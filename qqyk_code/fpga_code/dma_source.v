==> flow/design.v <==
module source_dma_16(
	input wire  clk,
	input wire  rst,
	input wire  data_load_en,
	input wire [7:0] data,
	input wire  control_en,
	output   ram_wr_en,
	output reg [9:0] ram_address,
	output reg [3:0] ram_selcet,
	output  [7:0] data_ram
);
always@(posedge clk)
begin
	if (rst)
	begin
		ram_selcet <= 4'd0;
		ram_address <= 10'd0;
	end
	if (ram_wr_en)
	begin
		if (ram_address<=10'd939)
		begin
			ram_selcet <= ram_selcet+1'b1;
			ram_address <= 10'd0;
		end
		else
		begin
			ram_address <= ram_address+1'b1;
		end
	end
end
assign ram_wr_en = data_load_en&&control_en;
assign ram_data = data;
endmodule
======== Reports on source_dma_16 ========
The steps from the RTL of source_dma_16 to its reports follow in flow order.
Line numbers count from 1 in the design file above.
Operators: Yosys type, input widths -> output width; for muxes data width and select width s.
Not given: --
set-up
  top module .............................. source_dma_16
  clock port .............................. clk
  standard-cell library ................... sky130hd
  timing corner ........................... tt_025C_1v80

======== Elaborated design ========
Counts by Yosys on the flattened word-level netlist (proc, flatten, opt, wreduce; memories kept). Register bits leave out memories and registers merged into their read ports (data or address). Print and check cells are left out. Cells with the same type and inputs are merged into one.
bit counts
  flip-flop bits (word level) ............. 14
  bits of input ports ..................... 12
  word-level cells ........................ 13
operators by class
  add/sub/neg operators ................... 2
  $lt $le $gt $ge ......................... 1
  multiplexer cells ....................... 6
  reductions and logical operators ........ 2
operators with widths
  cell                   number
  $mux 10                3
  $mux 4                 3
  $add 10x1->10 const B  1
  $le 10x10->1 const B   1
  $add 4x1->4 const B    1
  $reduce_bool 2->1      1
  $logic_and 1x1->1      1

======== Logic depth ========
Longest topological path by Yosys (ltp), each cell counted once; first at word level (registers and memories cut), then after technology mapping (sequential cells cut; the memories' decode and read muxes count).
logic depth
  depth after elaboration ................. 3
  ABC_AREA ................................ 0
  depth in mapped cells ................... 6
  depth with buffers taken out ............ 5

======== Mapped cells and area ========
Source: synth_stat.txt of the flow (Yosys; design flattened, memories mapped). It holds for the ABC_AREA given above (unset counts as 0); a run with the other value may have another netlist.
cell types
  type                       number  area in all (sq um)
  sky130_fd_sc_hd__edfxtp_1  10      300.288
  sky130_fd_sc_hd__dfxtp_1   4       80.077
  sky130_fd_sc_hd__buf_4     8       60.058
  sky130_fd_sc_hd__nand3_1   10      50.048
  sky130_fd_sc_hd__nor2_1    8       30.029
  sky130_fd_sc_hd__ha_1      2       25.024
  sky130_fd_sc_hd__mux2i_4   1       22.522
  sky130_fd_sc_hd__o311a_4   1       21.27
  sky130_fd_sc_hd__nand2_1   5       18.768
  sky130_fd_sc_hd__a41oi_1   2       17.517
  sky130_fd_sc_hd__xnor2_1   2       17.517
  sky130_fd_sc_hd__xor2_1    2       17.517
  sky130_fd_sc_hd__inv_1     4       15.014
  sky130_fd_sc_hd__mux2_4    1       15.014
  sky130_fd_sc_hd__o21ai_0   3       15.014
  sky130_fd_sc_hd__nand4_1   2       12.512
  sky130_fd_sc_hd__a211o_2   1       10.01
  sky130_fd_sc_hd__a21oi_1   2       10.01
Not listed: further types 8, cells in them 9.
mapped netlist
  cells in the netlist .................... 77
  synthesis area .......................... 792.0 sq um
  sequential area ......................... 380.4 sq um
  mapped flip-flops ....................... 14

======== Path before layout ========
Source: OpenSTA report_checks on the synthesized netlist (no wires, ideal clock, input and output delay 20% of the period each), path of least setup slack; recovery checks are left aside. Register names are those of the netlist, which keeps one name where synthesis merged equal registers.
timing after synthesis
  kind .................................... input -> register
  start point ............................. input port data_load_en
  end point ............................... register ram_address[7]
  period .................................. 2.82 ns
  input delay ............................. 0.564 ns
  library setup time ...................... 0.160 ns
  time at the first pin ................... 0.564 ns
  data arrival time ....................... 1.469 ns
  data required time ...................... 2.660 ns
  path slack .............................. 1.191 ns
  path delay .............................. 1.065 ns
  driving pins on the path ................ 5
  buffers on the path ..................... 1
  synthesis period reached ................ 1.629 ns
"path delay" = arrival - input delay + setup time.
"driving pins on the path" counts driving pins, that of a launching flip-flop among them; a cell with two outputs on the path counts twice.
"synthesis period reached" is the clock period less the worst setup slack; recovery checks do not enter. This is arithmetic on one report: input and output delays are still those of the set period (20% each).
The rows between start and end are the longest chain of elaborated cells between them; the timing report does not say that the signal goes this way. Where chains are equally long, one stands for them.
A line is the first line of the expression or statement that the cell stems from. Yosys adds cells for indexed reads and writes and turns some case tables into memories.
A register here has more assigning lines than the two given.
Ways into the end's enable are left out, as the timed path ends at the data pin.
between the ends, after synthesis
  path through ............................ sky130_fd_sc_hd__and2_0 sky130_fd_sc_hd__nand4_1 sky130_fd_sc_hd__nand2b_1 sky130_fd_sc_hd__clkbuf_1 sky130_fd_sc_hd__a41oi_1
  cells in the longest elaborated chain ... 2
  elaborated cells on any way between the ends .. 2
  RTL lines with such cells ............... 2
ends and longest elaborated chain, after synthesis
  item               RTL line  source
  from (decl)        4         input wire data_load_en,
  $logic_and 1x1->1  32        assign ram_wr_en = data_load_en&&control_en;
  $mux 10            19        if (ram_wr_en)
  to (assign)        17        ram_address <= 10'd0;
  to (assign)        28        ram_address <= ram_address+1'b1;
  to (decl)          8         output reg [9:0] ram_address,

======== Worst path after layout ========
From the final timing report of run 2: the path of least setup slack in the routed layout; clock arrival at registers is part of the times.
timing after layout
  kind .................................... register -> output
  start point ............................. register ram_address[8]
  end point ............................... output port ram_address[8]
  period .................................. 1.64 ns
  output delay ............................ 0.33 ns
  time at the first pin ................... 0.28 ns
  data arrival time ....................... 1.24 ns
  data required time ...................... 1.31 ns
  path slack .............................. 0.07 ns
  driving pins on the path ................ 2
  buffers on the path ..................... 1
A register here has more assigning lines than the two given.
between the ends, after layout
  path through ............................ sky130_fd_sc_hd__edfxtp_1 sky130_fd_sc_hd__clkdlybuf4s50_1
  cells in the longest elaborated chain ... 0
  elaborated cells on any way between the ends .. 0
  RTL lines with such cells ............... 0
ends and longest elaborated chain, after layout
  item           RTL line  source
  from (decl)    8         output reg [9:0] ram_address,
  from (assign)  17        ram_address <= 10'd0;
  from (assign)  28        ram_address <= ram_address+1'b1;
  to (decl)      8

Ticket comment

Measured results for source_dma_16: 2 stored runs of the Yosys and OpenROAD flow on sky130hd. The settings differ; the order carries no meaning. The constraints put input and output delay at 20% of the set period each and load the outputs with 0.01 pF.
"worst setup path time (ns)": the worst setup path's part of the clock period (all of it between registers, 20% less for each end at a port) less its slack. A launch clock that arrives late makes it longer, a capture clock that arrives late makes it shorter.
By "finish__power__total" is meant OpenSTA's value without simulated activity: inputs other than the clock are taken to toggle once in ten clock periods, and the tool carries that through the logic.

Flow files of run 1
==> flow/run.sh <==
#!/bin/bash
# the make line also repeats the synthesis and layout settings of config.mk as NAME=value (left out here)
make -C /OpenROAD-flow-scripts/flow DESIGN_CONFIG=/design/flow/config.mk WORK_HOME=/design/flow/orfs CLKGATE_MAP_FILE= finish
==> flow/config.mk <==
export PLATFORM = sky130hd
export DESIGN_NAME = source_dma_16
export DESIGN_NICKNAME = source_dma_16
export VERILOG_FILES = /design/flow/design.v
export SDC_FILE = /design/flow/constraint.sdc
export NUM_CORES = 4
export LEC_CHECK = 0
export CAP_MARGIN = 25
export CELL_PAD_IN_SITES_DETAIL_PLACEMENT = 2
export CORE_ASPECT_RATIO = 0.99
export CORE_MARGIN = 2
export CORE_UTILIZATION = 64
export GPL_TIMING_DRIVEN = 0
export PLACE_DENSITY_LB_ADDON = 0.28
export SETUP_SLACK_MARGIN = 0.38
export SLEW_MARGIN = 20
export TNS_END_PERCENT = 95
==> flow/constraint.sdc <==
create_clock -name core_clock -period 2.01 [get_ports {clk}]
set_input_delay 0.4020 -clock core_clock [delete_from_list [all_inputs] [get_ports {clk}]]
set_output_delay 0.4020 -clock core_clock [all_outputs]
set_load 0.01 [all_outputs]

report of run 1: did not finish, place, DPL-0033

Flow files of run 2
==> flow/run.sh <==
#!/bin/bash
# the make line also repeats the synthesis and layout settings of config.mk as NAME=value (left out here)
make -C /OpenROAD-flow-scripts/flow DESIGN_CONFIG=/design/flow/config.mk WORK_HOME=/design/flow/orfs CLKGATE_MAP_FILE= finish
==> flow/config.mk <==
export PLATFORM = sky130hd
export DESIGN_NAME = source_dma_16
export DESIGN_NICKNAME = source_dma_16
export VERILOG_FILES = /design/flow/design.v
export SDC_FILE = /design/flow/constraint.sdc
export NUM_CORES = 4
export LEC_CHECK = 0
export CAP_MARGIN = 20
export CORE_MARGIN = 5
export CORE_UTILIZATION = 28
export CTS_CLUSTER_SIZE = 10
export GPL_ROUTABILITY_DRIVEN = 1
export GPL_TIMING_DRIVEN = 0
export HOLD_SLACK_MARGIN = 0.05
export MAX_ROUTING_LAYER = met5
export MIN_ROUTING_LAYER = met1
export PLACE_DENSITY_LB_ADDON = 0.19
export SETUP_SLACK_MARGIN = 0.1
export SLEW_MARGIN = 20
export TNS_END_PERCENT = 5
==> flow/constraint.sdc <==
create_clock -name core_clock -period 1.64 [get_ports {clk}]
set_input_delay 0.3280 -clock core_clock [delete_from_list [all_inputs] [get_ports {clk}]]
set_output_delay 0.3280 -clock core_clock [all_outputs]
set_load 0.01 [all_outputs]

report of run 2
yosys chip area after synthesis (um^2): 792.0
finish__design__die__area: 3992.3
finish__design__instance__area__stdcell: 1137.3
finish__design__instance__utilization: 0.4160
finish__timing__setup__ws: 0.073
finish__power__total: 7.565e-04
worst setup path time (ns): 1.24
worst setup path kind: register -> output
